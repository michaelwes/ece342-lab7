==> flow/design.v <==
package definesPkg;
   parameter IF_ID_WIDTH = 32;
   parameter ID_EX_WIDTH = (16 * 6) + (2 * 3) + (2 * 1);
   parameter EX_WB_WIDTH = (16 * 5);
endpackage
module ALU(
	clk,
	reset,
   ALUop,
   ALUop1,
   ALUop2,
   o_N,
   o_Z,
	N,
	Z,
	update_flags,
   ALUout
);
	input clk, reset;
   input [2:0] ALUop;
   input [15:0] ALUop1;
   input [15:0] ALUop2;
   output logic o_N;
   output logic o_Z;
	output logic N;
	output logic Z;
	input update_flags;
   output logic [15:0] ALUout;
   assign o_Z = ~|{ALUout};
   assign o_N = ALUout[15];
	always_ff @(posedge clk or posedge reset) begin
		if(reset) begin
			N <= '0;
			Z <= '0;
		end else begin
			if(update_flags) begin
				N <= o_N;
				Z <= o_Z;
			end
		end
	end
   always_comb begin
      case(ALUop)
         'b000: ALUout = ALUop1 + ALUop2;
         'b001: ALUout = ALUop1 - ALUop2;
         'b010: ALUout = ALUop1 + (ALUop2 << 1);                
         'b011: ALUout = ALUop1;                                
         'b100: ALUout = (ALUop2 << 8) | {8'b0, ALUop1[7:0]};  
         default: ALUout = '0;
      endcase
   end
endmodule
module RF
(
   clk, 
   reset,
   reg1,
   reg2,
   regw,
   dataw,
   data2,
   data1,
   RFWrite,
	regs
);
   input clk;
   input reset;
   output logic [7:0][15:0] regs;
   input [2:0] reg1;  
   input [2:0] reg2;  
   input [2:0] regw;  
   input RFWrite;
   input [15:0] dataw;
   output [15:0] data1;
   output [15:0] data2;
   assign data1 = regs[reg1];
   assign data2 = regs[reg2];
   always_ff @(posedge clk) begin
      if(reset) begin
         regs <= {16'hBADD, 16'hCAFE, 16'hBADD, 16'hCAFE, 16'hBADD, 16'hCAFE, 16'hBADD, 16'hCAFE};
      end else begin
         if(RFWrite) begin
            regs[regw] <= dataw;
         end
      end
   end
endmodule
import definesPkg::*;
module cpu
(
   input clk,
   input reset,
   output [15:0] o_pc_addr,
   output o_pc_rd,
   input [15:0] i_pc_rddata,
   output [15:0] o_ldst_addr,
   output o_ldst_rd,
   output o_ldst_wr,
   input [15:0] i_ldst_rddata,
   output [15:0] o_ldst_wrdata,
   output [7:0][15:0] o_tb_regs
);
   wire [15:0] PC;
   wire [15:0] BT;
   wire [IF_ID_WIDTH-1:0] IF_ID;
	wire taken;
   datapath_fetch f0(.*);
   assign o_pc_rd = '1;
   assign o_pc_addr = PC;
	wire f_valid;
   wire [15:0] data1;
   wire [15:0] data2;
   wire [15:0] dataw;
   wire [2:0] reg1; 
   wire [2:0] reg2; 
   wire [2:0] regw; 
	wire [7:0][15:0] regs;
   wire RFWrite;
   RF rf0(.*);
   assign o_tb_regs = regs;
	wire d_valid;
   wire [ID_EX_WIDTH-1:0] ID_EX;
   wire [2:0] Rx;
   wire [2:0] Ry;
   assign reg1 = Rx;
   assign reg2 = Ry;
   datapath_RF_Read r0(.*);
	wire ex_valid;
   wire [EX_WB_WIDTH-1:0] EX_WB;
   datapath_execute ex0(.*);
   wire [2:0] ALUop;
   wire [15:0] ALUop1;
   wire [15:0] ALUop2;
   wire logic o_N;
   wire logic o_Z;
	wire N, Z, update_flags;
   wire [15:0] ALUout;  
   ALU a0(.*);
   wire wb_valid;
   datapath_writeback wb0(.*);
endmodule
import definesPkg::*;
module datapath_RF_Read
(
   clk,
   reset,
	i_pc_rddata,
   Rx,
   Ry,
   data1,
   data2,
   IF_ID,
   ID_EX,
	dataw,
	regw,
	taken,
	f_valid,
	d_valid
);
	input clk;
	input reset;
	input taken;
	input f_valid;
	output d_valid;
	input [15:0] i_pc_rddata;
	input          [IF_ID_WIDTH-1:0] IF_ID;
	output logic   [ID_EX_WIDTH-1:0] ID_EX;   
	wire [15:0] PC = IF_ID[31:16];
	wire [15:0] instr = i_pc_rddata[15:0];
	output logic [2:0] Rx;
	output logic [2:0] Ry;
	logic Rx_valid, Ry_valid;
	input [15:0] data1;  
	input [15:0] data2;  
	logic [15:0] s_ext_imm8;
	logic [15:0] s_ext_imm11;
	logic d_valid;
	always_ff @(posedge clk or posedge reset) begin
		if(reset) begin
			d_valid <= '0;
		end else begin
			d_valid = (taken) ? '0 : f_valid;
		end
	end
	wire [4:0] opcode = instr[4:0];
	input [15:0] dataw;
	input [2:0] regw;
	logic [15:0] operand1;
	logic [15:0] operand2;
   always_comb begin
      Ry = instr[10:8];		
      Rx = instr[7:5];
		casex(opcode) 
			5'bx00xx, 5'b0010x, 5'b10110, 5'b0100x, 5'b01010, 5'b01100: Rx_valid = '1;
			default: Rx_valid = '0;
		endcase
		casex(opcode) 
			5'b000xx, 5'b0010x: Ry_valid = '1;
			default: Ry_valid = '0;
		endcase
   end
	always_comb begin
		operand1 = data1;
		operand2 = data2;
		if(regw == Rx) begin
			operand1 = dataw;
		end
		if(regw == Ry) begin
			operand2 = dataw;
		end
	end
   always_comb begin
      s_ext_imm8 = {{8{instr[15]}}, instr[15:8]};
   end
   always_comb begin
      s_ext_imm11 = {{5{instr[15]}}, instr[15:5]};
   end
   always_ff @(posedge clk or posedge reset) begin
      if(reset) begin
         ID_EX <= '0;   
      end else begin
         ID_EX <= {Rx_valid, Ry_valid, Rx, Ry, s_ext_imm8, s_ext_imm11, operand1, operand2, PC, instr};  
      end
   end
endmodule
import definesPkg::*;
module datapath_execute
(
   clk,
   reset,
   ID_EX,
   EX_WB,
	ALUop,
	ALUop1,
	ALUop2,
	ALUout,
	Z,
	N,
	update_flags,
   o_ldst_addr,
   o_ldst_rd,
   o_ldst_wr,
   o_ldst_wrdata,
	dataw,
	regw,
	BT,
	taken,
	d_valid,
	ex_valid
);
   input clk;
   input reset;   
   input d_valid;
	output logic [15:0] BT;
	output logic taken;
   input [ID_EX_WIDTH-1:0] ID_EX;
   output logic [EX_WB_WIDTH-1:0] EX_WB;
   wire [15:0] PC;
   wire [15:0] instr;
   wire [15:0] data1;  
   wire [15:0] data2;  
   wire [15:0] s_ext_imm8;
   wire [15:0] s_ext_imm11;
	output logic ex_valid;
	wire [2:0] Rx;
	wire [2:0] Ry;
	wire Rx_valid, Ry_valid;
   assign {Rx_valid, Ry_valid, Rx, Ry, s_ext_imm8, s_ext_imm11, data1, data2, PC, instr} = ID_EX;
	always_ff @(posedge clk or posedge reset) begin
		if(reset) begin
			ex_valid <= '0;
		end else begin
			ex_valid = (taken) ? '0 : d_valid;
		end
	end
   output logic [2:0] ALUop;	
   output logic [15:0] ALUop1;
   output logic [15:0] ALUop2;
	input [15:0] ALUout;
	input Z, N;
	output logic update_flags;
	output logic [15:0] o_ldst_addr;
   output logic o_ldst_rd;
   output logic o_ldst_wr;
   output logic [15:0] o_ldst_wrdata;
	wire [4:0] opcode = instr[4:0];
	input [15:0] dataw;
	input [2:0] regw;
	logic [15:0] operand1;
	logic [15:0] operand2;
	always_comb begin
		operand1 = data1;
		operand2 = data2;
		if((regw == Rx) & Rx_valid) begin
			operand1 = dataw;
		end
		if((regw == Ry) & Ry_valid) begin
			operand2 = dataw;
		end
	end
	always_comb begin
		taken = '0;
		if(ex_valid) begin
			casex(opcode)
				5'bx1x00: begin 
					taken = '1;
				end
				5'bx1001: begin
					taken = Z;
				end
				5'bx1010: begin
					taken = N;
				end
				default: begin
					taken = '0;
				end
			endcase
		end
	end
	always_comb begin
		BT = ALUout;
	end
	always_comb begin
		update_flags = '0;
		casex(opcode)
			5'b00000: begin
				ALUop1 = '0;
				ALUop2 = operand2;
			end
			5'b00001: begin
				ALUop1 = operand1;
				ALUop2 = operand2;
				update_flags = '1;
			end
			5'b0001x: begin
				ALUop1 = operand1;
				ALUop2 = operand2;
				update_flags = '1;
			end
			5'b10000: begin
				ALUop1 = '0;
				ALUop2 = s_ext_imm8;
			end
			5'b10001: begin
				ALUop1 = operand1;
				ALUop2 = s_ext_imm8;
				update_flags = '1;
			end
			5'b1001x: begin
				ALUop1 = operand1;
				ALUop2 = s_ext_imm8;
				update_flags = '1;
			end
			5'b10110: begin
				ALUop1 = operand1;
				ALUop2 = instr[15:8];  
			end
			5'b11100, 5'b11000, 5'b11001, 5'b11010: begin
				ALUop1 = PC;
				ALUop2 = s_ext_imm11;
			end
			5'b01100, 5'b01000, 5'b01001, 5'b01010: begin
				ALUop1 = operand1;
				ALUop2 = 'x;
			end
			default: begin
				ALUop1 = 'x;
				ALUop2 = 'x;
			end
		endcase
	end
   always_comb begin
      casex(opcode) 
         5'bx000x: ALUop = 3'b000; 
         5'bx001x: ALUop = 3'b001;
			5'b10110: ALUop = 3'b100;
			5'b1100x, 5'b11010, 5'b11100: ALUop = 3'b010;
			5'b0100x, 5'b01010, 5'b01100: ALUop = 3'b011;
         default: ALUop = '0;
      endcase
   end
	always_comb begin
		if(ex_valid) begin
			case(opcode)
				5'b00100: begin
					o_ldst_addr = operand2;
					o_ldst_rd = 1'b1;
					o_ldst_wr = 1'b0;
					o_ldst_wrdata = 'x;
				end
				5'b00101: begin
					o_ldst_addr = operand2;
					o_ldst_rd = 1'b0;
					o_ldst_wr = 1'b1;
					o_ldst_wrdata = operand1;
				end
				default: begin
					o_ldst_addr = 'x;
					o_ldst_wrdata = 'x;
					o_ldst_wr = '0;
					o_ldst_rd = '0;
				end
			endcase
		end else begin
			o_ldst_addr = 'x;
			o_ldst_wrdata = 'x;
			o_ldst_wr = '0;
			o_ldst_rd = '0;
		end
	end
	always_ff @(posedge clk or posedge reset) begin
		if(reset) begin
			EX_WB <= '0;
		end else begin
			EX_WB <= {PC, data1, data2, ALUout, instr};
		end
	end
endmodule
import definesPkg::*;
module datapath_fetch
(
   clk,
   reset,
   BT,
   i_pc_rddata,
   IF_ID,
   PC,
	taken,
	f_valid
);
   input clk;
   input reset;
   input [15:0] BT;
	input taken;
   input [15:0] i_pc_rddata;
	output logic f_valid = '1;
   output logic [15:0] PC;
   output logic [IF_ID_WIDTH-1:0] IF_ID;
	wire [15:0] PC_input = (taken == 1'b1) ? (BT) : (PC + 16'd2); 
   always_ff @(posedge clk or posedge reset) begin
      if(reset) begin
         PC <= '0;
         IF_ID <= '0;
      end else begin
         PC <= PC_input;
         IF_ID[31:16] <= PC_input;
         IF_ID[15:0] <= '0;
      end
   end
endmodule
import definesPkg::*;
module datapath_writeback
(
   clk,
   reset,
   EX_WB,
	i_ldst_rddata,
	RFWrite,
	dataw,
	regw,
	ex_valid,
	wb_valid
);
   input clk;
   input reset;
	input ex_valid;
   input [EX_WB_WIDTH-1:0] EX_WB;
   input [15:0] i_ldst_rddata;
	wire [15:0] instr;
	wire [15:0] ALUout;
   wire [15:0] data1;  
   wire [15:0] data2;  
	output logic wb_valid;
	output logic RFWrite;
	output logic [15:0] dataw;
	output logic [2:0] regw;
	logic[15:0] PC;
	assign {PC, data1, data2, ALUout, instr} = EX_WB;
	wire [4:0] opcode = instr[4:0];
	always_ff @(posedge clk or posedge reset) begin
		if(reset) begin
			wb_valid <= '0;
		end else begin
			wb_valid <= ex_valid;
		end
	end
	always_comb begin
		RFWrite = 1'b0;
		if(wb_valid) begin
			casex(opcode)
				5'b0000x, 5'b00010, 5'b1000x, 5'b10010, 5'b10110: begin
					RFWrite = 1'b1;
					dataw = ALUout;
					regw = instr[7:5];
				end
				5'b11100, 5'b01100: begin
					RFWrite = 1'b1;
					dataw = PC;
					regw = 3'd7;
				end
				5'b00100: begin
					RFWrite = 1'b1;
					dataw = i_ldst_rddata;  
					regw = instr[7:5];  
				end
				default: begin
					RFWrite = 1'b0;
					dataw = 'x;
					regw = 'x;
				end
			endcase
		end else begin
			RFWrite = 1'b0;
			dataw = 'x;
			regw = 'x;
		end
	end
endmodule
module harness
(
   input clk,
   input reset,
   output logic [15:0] o_pc_addr,
   output logic o_pc_rd,
   input [15:0] i_pc_rddata,
   output logic [15:0] o_ldst_addr,
   output logic o_ldst_rd,
   output logic o_ldst_wr,
   input [15:0] i_ldst_rddata,
   output logic [15:0] o_ldst_wrdata
);
   logic [15:0] o_pc_addr_r;
   logic o_pc_rd_r;
   logic [15:0] i_pc_rddata_r;
   logic [15:0] o_ldst_addr_r;
   logic o_ldst_rd_r;
   logic o_ldst_wr_r;
   logic [15:0] i_ldst_rddata_r;
   logic [15:0] o_ldst_wrdata_r;
   always_ff @ (posedge clk) begin
      o_pc_addr <= o_pc_addr_r;
      o_pc_rd <= o_pc_rd_r;
      i_pc_rddata_r <= i_pc_rddata;
      o_ldst_addr <= o_ldst_addr_r;
      o_ldst_rd <= o_ldst_rd_r;
      o_ldst_wr <= o_ldst_wr_r;
      i_ldst_rddata_r <= i_ldst_rddata;
      o_ldst_wrdata <= o_ldst_wrdata_r;
   end
   cpu DUT
   (
      .clk(clk),
      .reset(reset),
      .o_pc_addr(o_pc_addr_r),
      .o_pc_rd(o_pc_rd_r),
      .i_pc_rddata(i_pc_rddata_r),
      .o_ldst_addr(o_ldst_addr_r),
      .o_ldst_rd(o_ldst_rd_r),
      .o_ldst_wr(o_ldst_wr_r),
      .i_ldst_rddata(i_ldst_rddata_r),
      .o_ldst_wrdata(o_ldst_wrdata_r),
      .o_tb_regs()    
   );
endmodule
## From RTL to reports: harness

Tool output for the design above, in the order of the flow.
Lines are those of the file above, counted from 1.
Operators carry their Yosys type and port widths (W data, S select, Z words).
Cell names lack the library's common part.
The mark n/a stands for no value.

| set-up | value |
|---|---|
| design top | harness |
| clock input | clk |
| cell library | sky130hd |
| library corner | tt_025C_1v80 |

## Word-level counts

Source: Yosys, flattened and elaborated, memories not mapped. Widths are those after wreduce. Registers that Yosys merges into a memory's read port (data or address) are not register bits. Print and check cells do not count.

| cells by class | value |
|---|---|
| shifts and indexed selects | 4 |
| reduce/logical cells | 22 |
| $mul | 0 |
| eq/ne operators | 42 |
| $lt $le $gt $ge | 0 |
| divide/modulo/power cells | 0 |
| add/subtract/negate cells | 5 |
| multiplexer cells | 28 |
| bitwise logic cells | 6 |

Operators with widths:

| operator | count |
|---|---|
| $shiftx A128 B8 Y16 | 2 |
| $mux W16 | 10 |
| $and A128 B128 Y128 | 1 |
| $or A128 B128 Y128 | 1 |
| $not A128 Y128 | 1 |
| $shift A16 B33 Y128 | 1 |
| $shift A16 B33 Y128 const A | 1 |
| $pmux W16 S3 | 2 |
| $pmux W16 S5 | 1 |
| $pmux W16 S4 | 1 |
| $eq A5 B5 Y1 const B | 11 |
| $eq A5 B4 Y1 const B | 7 |
| $neg A7 Y33 | 1 |
| $add A16 B16 Y16 | 2 |
| $eq A4 B4 Y1 const B | 5 |
| $sub A16 B16 Y16 | 1 |
| $add A16 B2 Y16 const B | 1 |
| $or A16 B8 Y16 | 1 |
| $reduce_or A16 Y1 | 1 |
| $eq A5 B3 Y1 const B | 3 |
| $eq A3 B3 Y1 | 4 |
| $reduce_or A3 Y1 | 4 |
| $reduce_or A6 Y1 | 2 |
| $pmux W3 S4 | 1 |
| $mux W1 | 10 |
| $reduce_or A9 Y1 | 1 |
| $reduce_or A2 Y1 | 4 |
| $eq A4 B3 Y1 const B | 2 |

Other operator kinds: 19; their cells: 25.

| word-level totals | value |
|---|---|
| word width x clocked read ports | 0 |
| register bits after elaboration | 431 |
| bits in latches | 0 |
| output and inout bits | 51 |
| memories | 0 |
| bits in read-only memories | 0 |
| RAM bits | 0 |

## Longest topological paths

Yosys ltp: most cells in a row. Word level: on the elaborated netlist, between registers, memories and ports. Mapped: between sequential cells and ports; inverters and the memories' decode and read muxes count.

| logic depth | value |
|---|---|
| word-level depth | 12 |
| ABC_AREA | 0 |
| depth in mapped cells | 24 |
| gate-level depth less buffers | 22 |

## Netlist

Yosys stat after the flow's synthesis: flattened, memories mapped to cells. It holds for the ABC_AREA given above (unset counts as 0); a run with the other value may have another netlist.
The area totals of this step are shown rounded.

Cells by type:

| type | count | area in all (sq um) |
|---|---|---|
| dfxtp_1 | 210 | 4.2E+03 |
| dfrtp_1 | 127 | 3.18E+03 |
| mux4_2 | 64 | 1.44E+03 |
| o21ai_0 | 111 | 555.533 |
| nand2_1 | 135 | 506.736 |
| ha_1 | 38 | 475.456 |
| a221o_1 | 46 | 460.442 |
| a21oi_1 | 90 | 450.432 |
| mux2i_1 | 45 | 450.432 |
| nor2_1 | 110 | 412.896 |
| a22oi_1 | 53 | 397.882 |
| xnor2_1 | 37 | 324.061 |
| clkbuf_1 | 80 | 300.288 |
| xor2_1 | 23 | 201.443 |
| mux2_2 | 13 | 146.39 |
| inv_1 | 34 | 127.622 |
| a22o_1 | 13 | 113.859 |
| nor3_1 | 22 | 110.106 |

Not listed: further types 64, cells in them 228.

| mapped netlist | value |
|---|---|
| sequential area | 7380 sq um |
| cell area after synthesis | 15600 sq um |
| flip-flop cells | 337 |
| cells in the netlist | 1479 |
| buffers | 99 |

The figures by module come from a second, unflattened synthesis with its own total; it is not the netlist above.

| second synthesis, totals | value |
|---|---|
| cells (unflattened synthesis) | 1556 |
| area (unflattened synthesis) | 18100 sq um |

Each row is one instance without its submodules.

By module:

| module | instances | seq. area (sq um) | area (sq um) | cells |
|---|---|---|---|---|
| RF | 1 | 2560 | 6710 | 581 |
| datapath_execute | 1 | 2030 | 3340 | 230 |
| datapath_RF_Read | 1 | 1680 | 2520 | 164 |
| ALU | 1 | 50.0 | 2290 | 319 |
| harness | 1 | 1660 | 1660 | 83 |
| datapath_fetch | 1 | 400 | 1090 | 121 |
| datapath_writeback | 1 | 25.0 | 468 | 56 |
| cpu | 1 | 0.0 | 11.3 | 2 |

## Worst setup path after synthesis

OpenSTA on the mapped netlist: ideal clock, no wires. The path of least setup slack (recovery checks aside). Input and output delay are each 20% of the period. Register names are those of the netlist, which keeps one name where synthesis merged equal registers.

| timing post-synthesis | value |
|---|---|
| path kind | register to register |
| start | register DUT.ex0.EX_WB[0] |
| end | register DUT.a0.Z |
| required time | 8005 ps |
| data arrival time | 5427 ps |
| setup time | 95 ps |
| delay of the path | 5522 ps |
| path buffers | 2 |
| path slack | 2578 ps |
| driving pins on the path | 22 |
| period | 8100 ps |
| launch time at the first pin | 0 ps |
| synthesis period reached | 5522 ps |

"delay of the path" is the arrival time less input delay plus setup time.
"driving pins on the path" counts driving pins, that of a launching flip-flop among them; a cell with two outputs on the path counts twice.
"synthesis period reached" = period - worst setup slack (recovery checks aside). The figure is calculated, with input and output delays left at 20% of the set period.
Between the ends stands the longest chain of elaborated cells between them, by number of cells; it is not shown to be the way that was timed. Of several equally long chains one is given.
Each line given opens the expression or statement behind the cell; cells for indexed reads and writes are added by Yosys, which also makes memories of some case tables.

| on the way, post-synthesis | value |
|---|---|
| path through | dfrtp_1 > clkbuf_1 > nor3b_1 > clkbuf_1 > o22ai_1 > nor2_1 > nand3b_1 > o221ai_1 > inv_1 > ha_1 > mux2i_1 > fa_1 > a211oi_1 > o21a_1 > nor2_1 > nor2_1 > xor2_1 > o21ai_0 > a221o_1 > or4b_1 > or4b_1 > o31ai_1 |
| length of the longest elaborated chain | 12 |
| elaborated cells on any way between the ends | 28 |
| RTL lines with such cells | 11 |

RTL lines, path post-synthesis:

| what | RTL line | source |
|---|---|---|
| start: declaration | 257 | `output logic [EX_WB_WIDTH-1:0] EX_WB;` |
| start: assignment | 413 | `EX_WB <= '0;` |
| start: assignment | 415 | `EX_WB <= {PC, data1, data2, ALUout, instr};` |
| $eq A5 B3 Y1 | 490 | `casex(opcode)` |
| $reduce_or A6 Y1 | n/a |  |
| $pmux W3 S2 | 490 |  |
| $mux W3 | 489 | `if(wb_valid) begin` |
| $eq A3 B3 Y1 | 294 | `if((regw == Rx) & Rx_valid) begin` |
| $and A1 B1 Y1 | 294 |  |
| $mux W16 | 294 |  |
| $pmux W16 S3 | 325 | `casex(opcode)` |
| $add A16 B16 Y16 | 46 | `'b010: ALUout = ALUop1 + (ALUop2 << 1);` |
| $pmux W16 S5 | 43 | `case(ALUop)` |
| $reduce_or A16 Y1 | 29 | `assign o_Z = ~\|{ALUout};` |
| $logic_not A1 Y1 | 29 |  |
| end: assignment | 34 | `Z <= '0;` |
| end: assignment | 38 | `Z <= o_Z;` |
| end: declaration | 26 | `output logic Z;` |

Nets of the timed path that keep an RTL name, with a line that drives or declares them; the list need not be complete.

Named nets, post-synthesis:

| net | RTL line |
|---|---|
| DUT.ALUout[8] | 43 |

## Path in the finished layout

Path of least setup slack in the final report of record 1 (OpenROAD, finished layout, wires in). Where an end is a register, its clock arrival counts in the times.
The report prints the path's times to 10 ps; the period is as set.

| timing after layout | value |
|---|---|
| path kind | register to register |
| start | register DUT.ex0.EX_WB[1] |
| end | register DUT.a0.Z |
| path buffers | 3 |
| driving pins on the path | 22 |
| path slack | -1070 ps |
| period | 4340 ps |
| data arrival time | 5940 ps |
| launch time at the first pin | 580 ps |
| setup time | 80 ps |
| required time | 4870 ps |

Between the ends stands the longest chain of elaborated cells between them, by number of cells; it is not shown to be the way that was timed. Of several equally long chains one is given.

| on the way, after layout | value |
|---|---|
| path through | dfrtp_2 > a21bo_4 > a22o_4 > mux2_4 > nor3_4 > buf_6 > buf_6 > o221ai_4 > inv_2 > ha_4 > mux2i_4 > ha_4 > nor2b_4 > o31a_1 > o2111ai_2 > buf_4 > a31oi_4 > xnor2_2 > o211ai_1 > or4b_1 > or4b_4 > o31ai_4 |
| length of the longest elaborated chain | 12 |
| elaborated cells on any way between the ends | 30 |
| RTL lines with such cells | 11 |

RTL lines, path after layout:

| what | RTL line | source |
|---|---|---|
| start: declaration | 257 | `output logic [EX_WB_WIDTH-1:0] EX_WB;` |
| start: assignment | 413 | `EX_WB <= '0;` |
| start: assignment | 415 | `EX_WB <= {PC, data1, data2, ALUout, instr};` |
| $eq A5 B3 Y1 | 490 | `casex(opcode)` |
| $reduce_or A6 Y1 | n/a |  |
| $pmux W3 S2 | 490 |  |
| $mux W3 | 489 | `if(wb_valid) begin` |
| $eq A3 B3 Y1 | 294 | `if((regw == Rx) & Rx_valid) begin` |
| $and A1 B1 Y1 | 294 |  |
| $mux W16 | 294 |  |
| $pmux W16 S3 | 325 | `casex(opcode)` |
| $add A16 B16 Y16 | 46 | `'b010: ALUout = ALUop1 + (ALUop2 << 1);` |
| $pmux W16 S5 | 43 | `case(ALUop)` |
| $reduce_or A16 Y1 | 29 | `assign o_Z = ~\|{ALUout};` |
| $logic_not A1 Y1 | 29 |  |
| end: assignment | 34 | `Z <= '0;` |
| end: assignment | 38 | `Z <= o_Z;` |
| end: declaration | 26 | `output logic Z;` |

Nets of the timed path that keep an RTL name, with a line that drives or declares them; the list need not be complete.

Named nets, after layout:

| net | RTL line |
|---|---|
| DUT.ALUout[11] | 43 |

Stored flow runs of harness (2 of them; Yosys, OpenROAD, sky130hd). They differ in their settings and are not a sequence. Constraints: input delay and output delay 20% of the set period each, output load 0.01 pF.
"period reached": clock period set for the run, less the worst setup slack. It is reckoned from that one timing run; input and output delays stay at 20% of the period that was set.
By "critical path time" is meant the share of the clock period that the worst setup path is allowed (20% is reserved at inputs, 20% at outputs), minus its slack. Clock arrival times at its registers enter into it.
"power consumption" is the tool's figure for a default switching activity; nothing was simulated.
"critical path time" is known to 10 ps.
The measured numbers are rounded.
Among the settings, -- means not set for that run.

| run name | period_ns | CORE_UTILIZATION | PLACE_DENSITY_LB_ADDON | CELL_PAD_IN_SITES_GLOBAL_PLACEMENT | GPL_TIMING_DRIVEN | CTS_CLUSTER_DIAMETER | MIN_ROUTING_LAYER | MAX_ROUTING_LAYER | CAP_MARGIN | CORE_MARGIN | SLEW_MARGIN | PLACE_DENSITY | CORE_ASPECT_RATIO | TNS_END_PERCENT | ABC_AREA | CTS_CLUSTER_SIZE | critical path time (ps) | critical path kind | power consumption (mW) | utilization after layout | die size (sq um) | chip area in the Yosys report (sq um) | setup slack of the worst path (ps) | period reached (ps) |
|---|---|---|---|---|---|---|---|---|---|---|---|---|---|---|---|---|---|---|---|---|---|---|---|---|
| record 1 | 4.34 | 19 | 0.21 | 3 | 1 | 211 | met2 | met4 | 20 | 2 | 20 | -- | -- | -- | -- | -- | 5410 | register to register | 12.5 | 0.277 | 84400 | 15600 | -1070 | 5413 |
| record 2 | 4.99 | 42 | -- | -- | 0 | -- | -- | met4 | 40 | 2 | 20 | 0.64 | 1.98 | 30 | 1 | 15 | 4910 | register to register | 9.18 | 0.522 | 40700 | 16400 | 78 | 4912 |
